==> flow/design.v <==
module datapath
(
	input clk,
	input reset,
	input [7:0] i_guess,
	input i_inc_actual,
	output o_over,
	output o_under,
	output o_equal
);
logic [7:0] actual;
always_ff @ (posedge clk or posedge reset) begin
	if (reset) actual <= '0;
	else begin
		if (i_inc_actual) actual <= actual + 8'd1;
	end
end
assign o_over = i_guess > actual;
assign o_equal = i_guess == actual;
assign o_under = i_guess < actual;
endmodule
### From RTL to reports: datapath

What the tools print for datapath, step after step.
Lines are those of the file above, counted from 1.
Operators: Yosys type, input widths -> output width; for muxes data width and select width s.
Library cell names are shortened.
A cell with -- has no value.

| design | value |
|---|---|
| top module | datapath |
| clock | clk |
| library | sky130hd |
| timing corner | tt_025C_1v80 |

### Word level

Source: Yosys, flattened and elaborated, memories not mapped. Widths are those after wreduce; folded enables and synchronous resets count as part of the registers. Registers that Yosys merges into a memory's read port (data or address) are not register bits. Print and check cells do not count. Equal cells are merged and count once.

| bit counts | value |
|---|---|
| bits in read-only memories | 0 |
| memory bits (writable) | 0 |
| output and inout bits | 3 |
| input port bits | 11 |
| clocked read ports x word width | 0 |
| memory cells | 0 |
| cells after elaboration | 5 |
| register bits | 8 |
| latch bits | 0 |

| cells by class | value |
|---|---|
| muxes and demuxes | 0 |
| order comparisons | 2 |
| multiply operators | 0 |
| add/sub/neg operators | 1 |
| bitwise operators | 0 |
| equality and inequality tests | 1 |
| shift-type cells | 0 |
| div/mod/pow operators | 0 |
| reductions and logical operators | 0 |

Operator list:

| operator | count |
|---|---|
| $add 8x1->8 const B | 1 |
| $gt 8x8->1 | 1 |
| $lt 8x8->1 | 1 |
| $eq 8x8->1 | 1 |

### Depth

Depth = most cells in a row (Yosys ltp): at word level without a register or memory, in the mapped netlist without a sequential cell, where the memories' decode and read muxes count.

| logic depth | value |
|---|---|
| depth in word-level cells | 1 |
| ABC_AREA | 0 |
| gate-level depth with buffers | 6 |
| depth with buffers taken out | 6 |

### After synthesis

The flow's flattened synthesis, as Yosys stat reports it; memories are mapped. The netlist is that of the ABC_AREA named above (0 if unset); the other value can give another one.

Cells by type:

| type | count | total area (sq um) |
|---|---|---|
| dfrtp_1 | 8 | 200.192 |
| ha_1 | 9 | 112.608 |
| xnor2_1 | 6 | 52.55 |
| inv_1 | 9 | 33.782 |
| nor3_2 | 3 | 30.029 |
| a21oi_1 | 4 | 20.019 |
| nand4_1 | 3 | 18.768 |
| nand4_2 | 1 | 12.512 |
| nand2_1 | 3 | 11.261 |
| o21ai_0 | 2 | 10.01 |
| o21ba_2 | 1 | 10.01 |
| xor2_1 | 1 | 8.758 |
| nor2_1 | 2 | 7.507 |
| o211ai_1 | 1 | 7.507 |
| nor2b_1 | 1 | 6.256 |
| nand3_1 | 1 | 5.005 |

| synthesis totals | value |
|---|---|
| chip area (Yosys) | 546.8 sq um |
| mapped cells | 55 |
| flip-flop cells | 8 |
| sequential area | 200.2 sq um |
| buffer cells | 0 |

### Worst setup path after synthesis

OpenSTA on the mapped netlist: ideal clock, no wires. The path of least setup slack (recovery checks aside). Input and output delay are each 20% of the period. Register names are those of the netlist, which keeps one name where synthesis merged equal registers.

| path after synthesis | value |
|---|---|
| path kind | register to output |
| start | register actual[1] |
| end | output port o_over |
| required time | 1.360 ns |
| period | 1.7 ns |
| output delay | 0.340 ns |
| path buffers | 0 |
| driving pins on the path | 7 |
| path delay | 1.270 ns |
| launch time at the first pin | 0.000 ns |
| arrival time | 1.270 ns |
| slack | 0.090 ns |
| synthesis period reached | 1.61 ns |

"path delay" is the arrival time less input delay plus setup time.
A path that ends at an output port has no setup time.
"driving pins on the path" counts driving pins, that of a launching flip-flop among them; a cell with two outputs on the path counts twice.
"synthesis period reached" = period - worst setup slack (recovery checks aside). The figure is calculated, with input and output delays left at 20% of the set period.
Between the ends stands the longest chain of elaborated cells between them, by number of cells; it is not shown to be the way that was timed. Of several equally long chains one is given.
Each line given opens the expression or statement behind the cell; cells for indexed reads and writes are added by Yosys, which also makes memories of some case tables.

| between the ends, after synthesis | value |
|---|---|
| path through | dfrtp_1 -> inv_1 -> ha_1 -> nor2b_1 -> o211ai_1 -> a21oi_1 -> o21ba_2 |
| length of the longest elaborated chain | 1 |
| elaborated cells between the ends (all ways) | 1 |
| source lines of those cells | 1 |
| those cells by class | 1 x compare |

RTL lines, path after synthesis:

| what | RTL line | source |
|---|---|---|
| start: declaration | 11 | `logic [7:0] actual;` |
| start: assignment | 13 | `if (reset) actual <= '0;` |
| start: assignment | 15 | `if (i_inc_actual) actual <= actual + 8'd1;` |
| $gt 8x8->1 | 18 | `assign o_over = i_guess > actual;` |
| end: declaration | 7 | `output o_over,` |

### Worst path after layout

From the final timing report of record 1: the path of least setup slack in the routed layout; clock arrival at registers is part of the times.

| path post-layout | value |
|---|---|
| path kind | register to output |
| start | register actual[1] |
| end | output port o_over |
| slack | -0.25 ns |
| period | 1.74 ns |
| arrival time | 1.64 ns |
| path buffers | 1 |
| output delay | 0.35 ns |
| launch time at the first pin | 0.25 ns |
| required time | 1.39 ns |
| driving pins on the path | 8 |

Between the ends stands the longest chain of elaborated cells between them, by number of cells; it is not shown to be the way that was timed. Of several equally long chains one is given.

| between the ends, post-layout | value |
|---|---|
| path through | dfrtp_1 -> inv_2 -> ha_4 -> nor2b_4 -> o211ai_1 -> a21oi_2 -> o21ba_2 -> buf_6 |
| length of the longest elaborated chain | 1 |
| elaborated cells between the ends (all ways) | 1 |
| source lines of those cells | 1 |
| those cells by class | 1 x compare |

RTL lines, path post-layout:

| what | RTL line | source |
|---|---|---|
| start: declaration | 11 | `logic [7:0] actual;` |
| start: assignment | 13 | `if (reset) actual <= '0;` |
| start: assignment | 15 | `if (i_inc_actual) actual <= actual + 8'd1;` |
| $gt 8x8->1 | 18 | `assign o_over = i_guess > actual;` |
| end: declaration | 7 | `output o_over,` |

# Flow runs of datapath

Design datapath on sky130hd. What follows are 2 stored runs of the flow, each under its own settings; their order means nothing. The constraints put input and output delay at 20% of the set period each and load the outputs with 0.01 pF.
By "period reached" is meant the clock period of the run minus its worst setup slack. This is arithmetic on one report: input and output delays are still those of the set period (20% each).
"time used up by the worst setup path" is the time allowed to the run's worst setup path (the clock period less input and output delay, where it has them) less its slack. Clock arrival times count: a late capture clock shortens it, a late launch clock lengthens it.
"total power after layout": no workload was simulated; the value follows from the tool's default switching activity.

#### Record 1

| setting | value |
|---|---|
| period_ns | `1.74` |
| SETUP_SLACK_MARGIN | `-0.12` |
| CAP_MARGIN | `20` |
| CORE_MARGIN | `2` |
| CORE_UTILIZATION | `40` |
| SLEW_MARGIN | `20` |

| result | value |
|---|---|
| chip area in the Yosys report | 546.8 sq um |
| area inside the die boundary | 1678.5 sq um |
| standard-cell area after routing | 948.4 sq um |
| post-route utilization | 0.738 |
| setup slack of the critical path | -0.246 ns |
| setup TNS | -0.490 ns |
| total power after layout | 0.00147 W |
| period reached | 1.986 ns |
| time used up by the worst setup path | 1.64 ns |
| worst setup path kind | register to output |

#### Record 2

| setting | value |
|---|---|
| period_ns | `1.73` |
| CORE_UTILIZATION | `34` |
| PLACE_DENSITY_LB_ADDON | `0.22` |
| CORE_ASPECT_RATIO | `0.64` |
| CORE_MARGIN | `10` |
| ABC_AREA | `1` |
| CTS_CLUSTER_SIZE | `77` |
| CTS_CLUSTER_DIAMETER | `357` |
| CAP_MARGIN | `20` |
| MAX_ROUTING_LAYER | `met5` |
| SLEW_MARGIN | `20` |

| result | value |
|---|---|
| chip area in the Yosys report | 575.6 sq um |
| area inside the die boundary | 3779.7 sq um |
| standard-cell area after routing | 893.4 sq um |
| post-route utilization | 0.585 |
| setup slack of the critical path | -0.066 ns |
| setup TNS | -0.124 ns |
| total power after layout | 0.001207 W |
| period reached | 1.796 ns |
| time used up by the worst setup path | 1.45 ns |
| worst setup path kind | register to output |
